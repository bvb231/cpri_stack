==> flow/design.v <==
module ARP_Responder
#(
    parameter   [31:0]  P_LOCAL_IPV4    = 'h112233,
    parameter   [47:0]  P_LOCAL_MAC     = 'hAABBCCDD
)
(
input logic I_CLK,
input logic I_RESET,
output  logic S_AXIS_TREADY,
input   logic S_AXIS_TVALID,
input   logic S_AXIS_TUSER ,
input   logic [7:0]   S_AXIS_TDATA ,
input   logic M_AXIS_TREADY,
output  logic M_AXIS_TVALID,
output  logic M_AXIS_TUSER ,
output  logic [7:0]  M_AXIS_TDATA
);
localparam  [15:0]   ETHER_TYPE  = 'h0806;
localparam  [15:0]   HTYPE   = 1;
localparam  [15:0]   PTYPE   = 'h0800;
localparam  [7:0]   HLEN    = 6;   
localparam  [7:0]   PLEN    = 4; 
localparam  [15:0]  REQ_OPER    = 1; 
localparam  [15:0]  REPLY_OPER    = 1; 
logic [239:0]    pattern_buffer;
logic ethertype_match;
logic htype_match;
logic ptype_match;
logic hlen_match;
logic plen_match;
logic oper_match;
logic [47:0]    senders_mac_addr;
logic [47:0]    recv_mac_addr;
logic [31:0]    senders_ip_addr ;
logic [31:0]    recv_ip_addr;
always_ff @ (posedge I_CLK) begin 
    if(I_RESET == 1) begin 
    end else begin 
        if(S_AXIS_TVALID == 1) begin 
            pattern_buffer  <= {pattern_buffer[231:0], S_AXIS_TDATA};
            if(pattern_buffer[239:224] == ETHER_TYPE) begin
                ethertype_match <= 1; 
            end
            if(pattern_buffer[223:208] == HTYPE) begin
                htype_match     <= 1; 
            end
            if(pattern_buffer[207:192] ==PTYPE) begin
                ptype_match <= 1; 
            end
            if(pattern_buffer[191:184] == HLEN) begin
                hlen_match  <= 1; 
            end
            if(pattern_buffer[183:176] == PLEN) begin
                plen_match  <= 1; 
            end
            if(pattern_buffer[175:160] == REQ_OPER) begin
                oper_match  <= 1; 
            end
            senders_mac_addr    <= pattern_buffer[159:114];
            senders_ip_addr     <= pattern_buffer[159:128];
            recv_mac_addr       <= pattern_buffer[79:32];
            recv_ip_addr        <= pattern_buffer[31:0];
        end
    end
end
localparam ARP_OCTECT_LENGTH = 42;
logic [335:0]           transmit_buffer;
logic [$clog2(336):0]   octect_count;
always_ff @ (posedge I_CLK) begin 
    if(I_RESET == 1) begin 
        octect_count <= ARP_OCTECT_LENGTH-1;
    end else begin 
        if(ethertype_match == 1 && htype_match == 1 && ptype_match == 1 && hlen_match == 1 && plen_match == 1 && oper_match == 1) begin 
            octect_count                <= 0;
            transmit_buffer[47:0]       <= senders_mac_addr;
            transmit_buffer[95:48]      <= P_LOCAL_MAC;
            transmit_buffer[111:96]     <= ETHER_TYPE;
            transmit_buffer[127:112]    <= HTYPE;
            transmit_buffer[143:128]    <= PTYPE;
            transmit_buffer[151:144]    <= HLEN;
            transmit_buffer[159:152]    <= PLEN;
            transmit_buffer[175:160]    <= REPLY_OPER;
            transmit_buffer[223:176]    <= P_LOCAL_MAC;
            transmit_buffer[255:224]    <= P_LOCAL_IPV4;
            transmit_buffer[303:256]    <= senders_mac_addr;
            transmit_buffer[335:304]    <= senders_ip_addr;
        end 
        if(octect_count != ARP_OCTECT_LENGTH-1) begin 
            M_AXIS_TUSER    <= transmit_buffer[7:0];
            transmit_buffer[327:0] <= transmit_buffer[335:8];
            M_AXIS_TVALID   <= 1; 
            octect_count    <= octect_count + 1; 
        end
    end 
end
endmodule
# == Tool chain data of ARP_Responder ==
# Tool output for the design above, in the order of the flow.
# Lines are those of the file above, counted from 1.
# Operators: Yosys type, input widths -> output width; for muxes data width and select width s.
# Cell names lack the library's common part.
# The mark -- stands for no value.
# setup
design,ARP_Responder
clock,I_CLK
cell_library,sky130hd
corner,tt_025C_1v80

# == Word level ==
# Yosys after proc, flatten, opt, wreduce and memory -nomap, before mapping. Memory bits, and registers merged into a memory's read port (data or address), are not among the register bits. Print and check cells are not counted. Equal cells are merged and count once.
# op_classes
eq_ne,1
reduce_logical,3
addsub,1
mux,4
n_logic,2
# ops
cell,count
$mux 46,2
$mux 24,1
$add 10x1->10 const B,1
$ne 10x6->1 const B,1
$mux 6,1
$reduce_and 2->1,2
$not 1->1,2
$reduce_or 2->1,1
# bits
elab_cells,32
output_inout_bits,11
regBits,585

# == Logic depth ==
# Longest topological path by Yosys (ltp), each cell counted once; first at word level (registers and memories cut), then after technology mapping (sequential cells cut; the memories' decode and read muxes count).
# logic_depth
ltp_word,3
abc_area,0
mapped_depth,7
mapped_depth_nobuf,5

# == After synthesis ==
# Yosys stat after the flow's synthesis: flattened, memories mapped to cells. It holds for the ABC_AREA given above (unset counts as 0); a run with the other value may have another netlist.
# The area totals of this step are shown rounded.
# types
cell,count,type_area_um2
edfxtp_1,85,2.55E+03
dfxtp_1,10,200.192
mux2_2,11,123.869
and2_1,14,87.584
buf_4,10,75.072
mux2_4,4,60.058
or2b_1,6,45.043
nand2b_1,6,37.536
ha_1,2,25.024
o21ai_0,5,25.024
a21oi_1,4,20.019
nand3_1,4,20.019
xor2_1,2,17.517
buf_8,1,15.014
inv_1,4,15.014
o31ai_1,2,15.014
or4_1,2,15.014
or4b_4,1,13.763
# Not listed: further types 16, cells in them 23.
# mapped
stdcells,196
buffers,15
mapped_area_um2,3500
flip_flops,95

# == Timing after synthesis ==
# Source: OpenSTA report_checks on the synthesized netlist (no wires, ideal clock, input and output delay 20% of the period each), path of least setup slack; recovery checks are left aside. Register names are those of the netlist, which keeps one name where synthesis merged equal registers.
# synth_timing
path_type,input port to flip-flop
startpoint,input I_RESET
endpoint,register pattern_buffer[0]
setup_ps,447
required_time_ps,3023
arrival_time_ps,2587
input_delay_ps,694
n_path_buf,0
driving_pins,1
path_delay_ps,2340
launch_ps,694
tclk_ps,3470
path_slack_ps,436
period_less_setup_slack_ps,3034
# "path_delay_ps" is the arrival time less input delay plus setup time.
# "driving_pins" counts driving pins, that of a launching flip-flop among them; a cell with two outputs on the path counts twice.
# "period_less_setup_slack_ps" = period - worst setup slack (recovery checks aside). The figure is calculated, with input and output delays left at 20% of the set period.
# Between the ends stands the longest chain of elaborated cells between them, by number of cells; it is not shown to be the way that was timed. Of several equally long chains one is given.
# A line is the first line of the expression or statement that the cell stems from. Yosys adds cells for indexed reads and writes and turns some case tables into memories.
# synth_between
path_cell_list,nor2b_1
elab_chain_cells,2
cone_cells,2
# synth_lines
item,line_no,source
from (decl),8,"input logic I_RESET,"
$not 1->1,--,
$reduce_and 2->1,--,
to (assign),40,"pattern_buffer  <= {pattern_buffer[231:0], S_AXIS_TDATA};"

# == Timing after layout ==
# From the final timing report of run 1: the path of least setup slack in the routed layout; clock arrival at registers is part of the times.
# The report prints the path's times to 10 ps; the period is as set.
# layout_timing
path_type,flip-flop to flip-flop
startpoint,register octect_count[3]
endpoint,register transmit_buffer[0]
required_time_ps,3380
n_path_buf,0
driving_pins,4
launch_ps,350
tclk_ps,3260
path_slack_ps,1070
arrival_time_ps,2300
setup_ps,240
# Between the ends stands the longest chain of elaborated cells between them, by number of cells; it is not shown to be the way that was timed. Of several equally long chains one is given.
# A register here has more assigning lines than the two given.
# layout_between
path_cell_list,dfxtp_1 > or4b_4 > or4_4 > mux2_4
elab_chain_cells,2
cone_cells,2
# layout_lines
item,line_no,source
from (decl),68,logic [$clog2(336):0]   octect_count;
from (assign),71,octect_count <= ARP_OCTECT_LENGTH-1;
from (assign),92,octect_count    <= octect_count + 1;
$ne 10x6->1,88,if(octect_count != ARP_OCTECT_LENGTH-1) begin
$mux 46,88,
to (assign),75,transmit_buffer[47:0]       <= senders_mac_addr;
to (assign),90,transmit_buffer[327:0] <= transmit_buffer[335:8];
to (decl),67,logic [335:0]           transmit_buffer;

# Measured data: module ARP_Responder, platform sky130hd, 2 stored runs of the flow under differing settings, order arbitrary. Input and output delays are each 20% of the period that was set; the output load is 0.01 pF.
# "clock_period_reached_ps": clock period set for the run, less the worst setup slack. It is reckoned from that one timing run; input and output delays stay at 20% of the period that was set.
# "critical_path_time_ps": the worst setup path's part of the clock period (all of it between registers, 20% less for each end at a port) less its slack. A launch clock that arrives late makes it longer, a capture clock that arrives late makes it shorter.
# "totalPower_mw" is the tool's figure for a default switching activity; nothing was simulated.
# "critical_path_time_ps" is known to 10 ps.
# Results are given in rounded form.
# A setting shown as -- is not set for that run.
run,period_ns,CAP_MARGIN,CORE_MARGIN,CORE_UTILIZATION,SLEW_MARGIN,PLACE_DENSITY_LB_ADDON,HOLD_SLACK_MARGIN,CORE_ASPECT_RATIO,TNS_END_PERCENT,ABC_AREA,GPL_TIMING_DRIVEN,GPL_ROUTABILITY_DRIVEN,CTS_CLUSTER_SIZE,timing.setup.ws_ps,synth_chip_area_um2,totalPower_mw,finish.stdcell_area_um2,utilization_pct,critical_path_time_ps,worstPathKind,dieArea_um2,clock_period_reached_ps,ws_hold_ps,timing.setup.tns_ps
run 1,3.26,20,2,40,20,--,--,--,--,--,--,--,--,1070,3500,3.15,3880,45.2,2190,flip-flop to flip-flop,9520,2188,419,0
run 2,3.14,5,2,65,20,0.15,0.28,1.37,100,0,1,1,76,906,3500,3.21,3790,72.4,2230,flip-flop to flip-flop,6000,2234,431,0
